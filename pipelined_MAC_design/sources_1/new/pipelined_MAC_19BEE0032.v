==> flow/design.v <==
module acc_4_bit(input clk, reset,input [3:0] d,output reg [3:0] q);
always @(posedge clk,negedge reset)
begin
    if(!reset)
        q<='b0;
    else
        q<=d;
end
endmodule
module acc_8_bit(input clk,reset,input [7:0] d,output reg [7:0] q);
always @(posedge clk,negedge reset)
begin
    if(!reset)
        q<='b0;
    else
        q<=d;
end
endmodule
module acc_10_bit(input clk,reset,input [9:0] d,output reg [9:0] q);
always @(posedge clk,negedge reset)
begin
    if(!reset)
        q<='b0;
    else
        q<=d;
end
endmodule
module pipelined_MAC_19BEE0032(input clk,reset,input [3:0] a,input [3:0] b, output [9:0] cin);
        wire [3:0] w1,w2;
        wire [7:0] w3,w4;
        wire [9:0] w5,w6;
        acc_4_bit a1(clk,reset,a,w1);
        acc_4_bit a2(clk,reset,b,w2);
        assign w3=w2*w1;
        acc_8_bit a3(clk,reset,w3,w4);
        assign w5=w4+w6;
        acc_10_bit a4(clk,reset,w5,w6);
        assign cin=w6;
endmodule
# == From RTL to reports: pipelined_MAC_19BEE0032 ==
# The steps from the RTL of pipelined_MAC_19BEE0032 to its reports follow in flow order.
# Lines are those of the file above, counted from 1.
# Cell names lack the library's common part.
# A cell with n/a has no value.
# inputs
top,pipelined_MAC_19BEE0032
clock,clk
cell_library,sky130hd
corner,tt_025C_1v80

# == After elaboration ==
# Yosys after proc, flatten, opt, wreduce and memory -nomap, before mapping. Enables and synchronous resets that opt folds into registers are not counted as muxes. Memory bits, and registers merged into a memory's read port (data or address), are not among the register bits. Print and check cells are not counted. Equal cells are merged and count once.
# bits
reg_bits,26
elab_cells,6
# classes
add_sub_neg,1
multipliers,1
# op_table
op,n
4-bit by 4-bit multiplier with 8-bit output,1
8-bit by 10-bit adder with 10-bit output,1

# == Depth ==
# Depth = most cells in a row (Yosys ltp): at word level without a register or memory, in the mapped netlist without a sequential cell, where the memories' decode and read muxes count.
# depth
depth_word,1
abc_area,0
ltp_mapped,10
depth_no_buf,10

# == Mapped cells and area ==
# Source: synth_stat.txt of the flow (Yosys; design flattened, memories mapped). It holds for the ABC_AREA given above (unset counts as 0); a run with the other value may have another netlist.
# The area totals of this step are shown rounded.
# synth_totals
ffs,26
cell_count,139
synth_area_um2,1500
seqArea_um2,650
# types
type,n,area_total_um2
dfrtp_1,26,650.624
ha_1,20,250.24
fa_1,5,100.096
xnor2_1,10,87.584
inv_1,17,63.811
and2_1,10,62.56
nand2_1,12,45.043
a21oi_1,7,35.034
nor2_1,8,30.029
o211ai_1,3,22.522
a21o_1,2,15.014
nand3_1,3,15.014
a211oi_2,1,12.512
o31ai_2,1,12.512
nor3_1,2,10.01
o21ai_0,2,10.01
or4b_1,1,10.01
a211o_1,1,8.758
# Other cell types: 8; their cells: 8.
# The figures by module come from a second, unflattened synthesis with its own total; it is not the netlist above.
# unflattened
hier_cells,139
hier_area_um2,1500
# Rows give one instance, submodules left out.
# modules
module,n_inst,mod_seq_area_um2,n_cells,mod_area_um2
pipelined_MAC_19BEE0032,1,0.0,113,850
acc_10_bit,1,250,10,250
acc_4_bit,2,100,4,100
acc_8_bit,1,200,8,200

# == Timing after synthesis ==
# Path of least setup slack by OpenSTA after synthesis, without wires, with an ideal clock, recovery checks aside; 20% of the period is set as input and as output delay. Where synthesis merged equal registers, the netlist keeps one of their names.
# synth_timing
path_kind,register to register
startpoint,register a1.q[3]
endpoint,register a3.q[7]
t_arrival_ns,2.481
path_delay_ns,2.571
period_ns,2.86
slack_ns,0.289
n_path_buf,0
setup_time_ns,0.090
path_stages,10
period_less_setup_slack_ns,2.571
# "path_delay_ns" is the arrival time less input delay plus setup time.
# "path_stages" counts driving pins, that of a launching flip-flop among them; a cell with two outputs on the path counts twice.
# "period_less_setup_slack_ns" = period - worst setup slack (recovery checks aside). The figure is calculated, with input and output delays left at 20% of the set period.
# Between the ends stands the longest chain of elaborated cells between them, by number of cells; it is not shown to be the way that was timed. Of several equally long chains one is given.
# A line is the first line of the expression or statement that the cell stems from. Yosys adds cells for indexed reads and writes and turns some case tables into memories.
# synth_between
path_cell_list,dfrtp_1 > nand2_1 > fa_1 > inv_1 > fa_1 > ha_1 > a21o_2 > a21oi_2 > or4b_1 > o2111ai_1
elab_chain_cells,1
cone_cells,1
lines_between,1
cone_classes,1 x mul
# synth_lines
item,line,text
"start, declared",1,"module acc_4_bit(input clk, reset,input [3:0] d,output reg [3:0] q);"
"start, assigned",5,q<='b0;
"start, assigned",7,q<=d;
4-bit by 4-bit multiplier with 8-bit output,34,assign w3=w2*w1;
"end, assigned",14,q<='b0;
"end, assigned",16,q<=d;
"end, declared",10,"module acc_8_bit(input clk,reset,input [7:0] d,output reg [7:0] q);"

# == Path in the finished layout ==
# From the final timing report of record 2: the path of least setup slack in the routed layout; clock arrival at registers is part of the times.
# layout_timing
path_kind,register to register
startpoint,register a2.q[0]
endpoint,register a3.q[7]
t_arrival_ns,2.91
n_path_buf,0
slack_ns,0.67
period_ns,3.39
setup_time_ns,0.08
path_stages,10
# Between the ends stands the longest chain of elaborated cells between them, by number of cells; it is not shown to be the way that was timed. Of several equally long chains one is given.
# layout_between
path_cell_list,dfrtp_1 > nand2_1 > fa_1 > inv_1 > fa_1 > ha_1 > a21o_2 > a21oi_2 > or4b_1 > o2111ai_1
elab_chain_cells,1
cone_cells,1
lines_between,1
cone_classes,1 x mul
# layout_lines
item,line,text
"start, declared",1,"module acc_4_bit(input clk, reset,input [3:0] d,output reg [3:0] q);"
"start, assigned",5,q<='b0;
"start, assigned",7,q<=d;
4-bit by 4-bit multiplier with 8-bit output,34,assign w3=w2*w1;
"end, assigned",14,q<='b0;
"end, assigned",16,q<=d;
"end, declared",10,"module acc_8_bit(input clk,reset,input [7:0] d,output reg [7:0] q);"

# 2 stored runs of pipelined_MAC_19BEE0032 in the flow (synthesis by Yosys, layout by OpenROAD, sky130hd cells), in arbitrary order. Constraints: input delay and output delay 20% of the set period each, output load 0.01 pF.
# "clock_period_reached_ns" means the clock period less the worst setup slack. The figure is calculated, with input and output delays left at 20% of the set period.
# "worst_path_time_ns" is the time allowed to the run's worst setup path (the clock period less input and output delay, where it has them) less its slack. Clock arrival times count: a late capture clock shortens it, a late launch clock lengthens it.
# "power_total_mw" rests on the timing tool's default activity at the inputs, not on a simulated workload.
# Values from the reports are rounded here.
# A setting shown as n/a is not set for that run.
# Results: n/a = not shown.
name,record 1,record 2
period_ns,2.49,3.39
CORE_UTILIZATION,69,39
PLACE_DENSITY_LB_ADDON,0.24,0.16
CORE_MARGIN,6,2
CELL_PAD_IN_SITES_GLOBAL_PLACEMENT,0,n/a
CELL_PAD_IN_SITES_DETAIL_PLACEMENT,1,0
ABC_AREA,1,0
GPL_ROUTABILITY_DRIVEN,1,n/a
CTS_CLUSTER_SIZE,64,53
MIN_ROUTING_LAYER,met1,met2
CAP_MARGIN,20,20
SLEW_MARGIN,20,20
CORE_ASPECT_RATIO,n/a,0.96
TNS_END_PERCENT,n/a,20
MAX_ROUTING_LAYER,n/a,met5
ys_area_um2,n/a,1500
timing.setup.ws_ns,n/a,0.67
clock_period_reached_ns,n/a,2.717
post_route_util_frac,n/a,0.49
power_total_mw,n/a,1.4
finalCellArea_um2,n/a,1800
total_die_area_um2,n/a,4400
ws_hold_ns,n/a,0.48
worst_path_time_ns,n/a,2.72
worst_path_kind,n/a,register to register
final_setup_tns_ns,n/a,0.000
# Record 1: unfinished; error DPL-0033 in placement
