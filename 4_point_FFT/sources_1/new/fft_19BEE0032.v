==> flow/design.v <==
module acc_4bit(input[3:0]d,input clk,rst,output reg[3:0]q); 
  always@(posedge clk or negedge rst) 
  if(!rst) 
    q <= 4'b0000; 
  else 
    q <= d; 
endmodule  
module fir_19BEE0032(input [3:0]x,input clk,rst,output [9:0]y); 
wire[3:0] w1,w2,w3,w4; 
wire[7:0] w5,w6,w7,w8; 
wire[9:0] w9,w10; 
parameter b0 = 4'b0001; 
parameter b1 = 4'b0010; 
parameter b2 = 4'b0011; 
parameter b3 = 4'b0100; 
acc_4bit r1(x,clk,rst,w1); 
acc_4bit r2(w1,clk,rst,w2); 
acc_4bit r3(w2,clk,rst,w3); 
acc_4bit r4(w3,clk,rst,w4); 
assign w5=w1*b0; 
assign w6=w2*b1; 
assign w7=w3*b2; 
assign w8=w4*b3; 
assign w9=w5+w6; 
assign w10=w9+w7; 
assign y=w10+w8; 
endmodule
* Reports on fir_19BEE0032
Tool output for the design above, in the order of the flow.
Line numbers count from 1 in the design file above.
Operators carry their Yosys type and port widths (W data, S select, Z words).
Library cell names are shortened.
Not given: n/a
- Design top :: fir_19BEE0032
- Clock :: clk
- Library :: sky130hd
- Timing corner :: tt_025C_1v80

* After elaboration
Yosys after proc, flatten, opt, wreduce and memory -nomap, before mapping. Enables and synchronous resets that opt folds into registers are not counted as muxes. Memory bits, and registers merged into a memory's read port (data or address), are not among the register bits. Print and check cells are not counted. Equal cells are merged and count once.
- Flip-flop bits (word level) :: 16
- Input port bits :: 6
- Output and inout port bits :: 10
- Cells after elaboration :: 8
- Add/subtract/negate cells :: 3
- $mul :: 1
** Operator list (number)
- $mul A4 B2 Y6 const B :: 1
- $add A7 B6 Y8 :: 1
- $add A6 B6 Y7 :: 1
- $add A4 B5 Y6 :: 1

* Longest topological paths
Yosys ltp: most cells in a row. Word level: on the elaborated netlist, between registers, memories and ports. Mapped: between sequential cells and ports; inverters and the memories' decode and read muxes count.
- Word-level depth :: 3
- ABC_AREA :: 0
- Mapped depth :: 11
- Gate-level depth less buffers :: 11

* After synthesis
The flow's flattened synthesis, as Yosys stat reports it; memories are mapped. The netlist is that of the ABC_AREA named above (0 if unset); the other value can give another one.
The area totals of this step are shown rounded.
** Cells by type
- dfrtp_1 :: number 16, total area 400.384 µm²
- fa_1 :: number 11, total area 220.211 µm²
- ha_1 :: number 9, total area 112.608 µm²
- inv_1 :: number 20, total area 75.072 µm²
- xor2_1 :: number 2, total area 17.517 µm²
- buf_4 :: number 2, total area 15.014 µm²
- a21oi_2 :: number 1, total area 8.758 µm²
- a21o_1 :: number 1, total area 7.507 µm²
- o21bai_1 :: number 1, total area 7.507 µm²
- a21oi_1 :: number 1, total area 5.005 µm²
- conb_1 :: number 1, total area 3.754 µm²
- Standard cells after synthesis :: 65
- Synthesis area :: 0.0008733 mm²
- Sequential part of the area :: 0.0004004 mm²
- Flip-flop cells :: 16
- Buffer cells :: 2
The figures by module come from a second, unflattened synthesis with its own total; it is not the netlist above.
- Cells (unflattened synthesis) :: 65
- Area total of the unflattened synthesis :: 0.0008733 mm²
Rows give one instance, submodules left out.
** Modules
- fir_19BEE0032 :: instances 1, cells 49, area 0.000473 mm², seq. area 0 mm²
- acc_4bit :: instances 4, cells 4, area 0.0001001 mm², seq. area 0.0001001 mm²

* Timing after synthesis
Path of least setup slack by OpenSTA after synthesis, without wires, with an ideal clock, recovery checks aside; 20% of the period is set as input and as output delay. Where synthesis merged equal registers, the netlist keeps one of their names.
- Path kind :: reg-to-output
- From :: reg r1.q[3]
- To :: out y[7]
- Clock period :: 3580 ps
- Output delay :: 716 ps
- Launch time at the first pin :: 0 ps
- Arrival time :: 2846 ps
- Data required time :: 2864 ps
- Setup slack :: 18 ps
- Delay of the path :: 2846 ps
- Stages :: 12
- Buffers on the path :: 0
- Period reached after synthesis :: 3562 ps
"delay of the path" is the arrival time less input delay plus setup time.
A path that ends at an output port has no setup time.
"stages": output pins that drive a net of the path, with the launching flip-flop's if there is one; two outputs of one cell count as two.
"period reached after synthesis" is the clock period less the worst setup slack; recovery checks do not enter. This is arithmetic on one report: input and output delays are still those of the set period (20% each).
Between the ends stands the longest chain of elaborated cells between them, by number of cells; it is not shown to be the way that was timed. Of several equally long chains one is given.
A line is the first line of the expression or statement that the cell stems from. Yosys adds cells for indexed reads and writes and turns some case tables into memories.
- Cells stage by stage :: dfrtp_1 -> inv_1 -> fa_1 -> inv_1 -> fa_1 -> inv_1 -> fa_1 -> inv_1 -> ha_1 -> fa_1 -> a21oi_1 -> o21bai_1
- Length of the longest elaborated chain :: 3
- Elaborated cells on any way between the ends :: 3
- Source lines of those cells :: 3
- Those cells by class :: 3 x add/sub
** Ends and longest elaborated chain, post-synthesis
- from (decl) :: RTL line 1 : module acc_4bit(input[3:0]d,input clk,rst,output reg[3:0]q);
- from (assign) :: RTL line 4 : q <= 4'b0000;
- from (assign) :: RTL line 6 : q <= d;
- $add A4 B5 Y6 :: RTL line 24 : assign w9=w5+w6;
- $add A6 B6 Y7 :: RTL line 25 : assign w10=w9+w7;
- $add A7 B6 Y8 :: RTL line 26 : assign y=w10+w8;
- to (decl) :: RTL line 8 : module fir_19BEE0032(input [3:0]x,input clk,rst,output [9:0]y);

* Worst path after layout
Path of least setup slack in the final report of run 1 (OpenROAD, finished layout, wires in). Where an end is a register, its clock arrival counts in the times.
The path's times are printed in steps of 10 ps; the period is the one set.
- Path kind :: reg-to-output
- From :: reg r1.q[3]
- To :: out y[7]
- Clock period :: 6540 ps
- Output delay :: 1310 ps
- Launch time at the first pin :: 280 ps
- Arrival time :: 3680 ps
- Data required time :: 5230 ps
- Setup slack :: 1560 ps
- Stages :: 13
- Buffers on the path :: 1
Between the ends stands the longest chain of elaborated cells between them, by number of cells; it is not shown to be the way that was timed. Of several equally long chains one is given.
- Cells stage by stage :: dfrtp_1 -> inv_1 -> fa_1 -> inv_1 -> fa_1 -> inv_1 -> fa_1 -> inv_1 -> ha_1 -> fa_1 -> a21oi_1 -> o21bai_1 -> clkdlybuf4s50_1
- Length of the longest elaborated chain :: 3
- Elaborated cells on any way between the ends :: 3
- Source lines of those cells :: 3
- Those cells by class :: 3 x add/sub
** Ends and longest elaborated chain, after layout
- from (decl) :: RTL line 1 : module acc_4bit(input[3:0]d,input clk,rst,output reg[3:0]q);
- from (assign) :: RTL line 4 : q <= 4'b0000;
- from (assign) :: RTL line 6 : q <= d;
- $add A4 B5 Y6 :: RTL line 24 : assign w9=w5+w6;
- $add A6 B6 Y7 :: RTL line 25 : assign w10=w9+w7;
- $add A7 B6 Y8 :: RTL line 26 : assign y=w10+w8;
- to (decl) :: RTL line 8 : module fir_19BEE0032(input [3:0]x,input clk,rst,output [9:0]y);

Measured data: module fir_19BEE0032, platform sky130hd, 2 stored runs of the flow under differing settings, order arbitrary. Input and output delays are each 20% of the period that was set; the output load is 0.01 pF.
"clock period achieved" = clock period - worst setup slack. The figure is calculated, with input and output delays left at 20% of the set period.
"worst setup path time" is the time allowed to the run's worst setup path (the clock period less input and output delay, where it has them) less its slack. Clock arrival times count: a late capture clock shortens it, a late launch clock lengthens it.
By "overall power" is meant OpenSTA's value without simulated activity: inputs other than the clock are taken to toggle once in ten clock periods, and the tool carries that through the logic.
"worst setup path time" is given in steps of 10 ps.
Values from the reports are rounded here.

** Run 1
- Settings :: period_ns=6.54; CORE_UTILIZATION=27; CORE_MARGIN=8; ABC_AREA=0; SLEW_MARGIN=15; MIN_ROUTING_LAYER=met2; MAX_ROUTING_LAYER=met5; CAP_MARGIN=20
- Chip area in the Yosys report :: 0.0008733 mm²
- Die area :: 0.005311 mm²
- Standard-cell area after layout :: 0.001084 mm²
- Utilization after routing :: 0.352
- Worst slack on setup checks :: 1,555 ps
- Total negative slack :: 0 ps
- Lowest hold slack :: 378 ps
- Overall power :: 0.0003069 W
- Clock period achieved :: 4,985 ps
- Worst setup path time :: 3,680 ps
- Critical path type :: reg-to-output

** Run 2
- Settings :: period_ns=2.7; CORE_UTILIZATION=38; SETUP_SLACK_MARGIN=0.09; PLACE_DENSITY=0.84; CORE_ASPECT_RATIO=1.66; CORE_MARGIN=7; CELL_PAD_IN_SITES_GLOBAL_PLACEMENT=3; CELL_PAD_IN_SITES_DETAIL_PLACEMENT=1; CTS_CLUSTER_SIZE=27; SLEW_MARGIN=10; MIN_ROUTING_LAYER=met1; CAP_MARGIN=20
- Chip area in the Yosys report :: 0.0008733 mm²
- Die area :: 0.00388 mm²
- Standard-cell area after layout :: 0.001132 mm²
- Utilization after routing :: 0.514
- Worst slack on setup checks :: -1,059 ps
- Total negative slack :: -4,744 ps
- Lowest hold slack :: 387 ps
- Overall power :: 0.0007935 W
- Clock period achieved :: 3,759 ps
- Worst setup path time :: 3,220 ps
- Critical path type :: reg-to-output
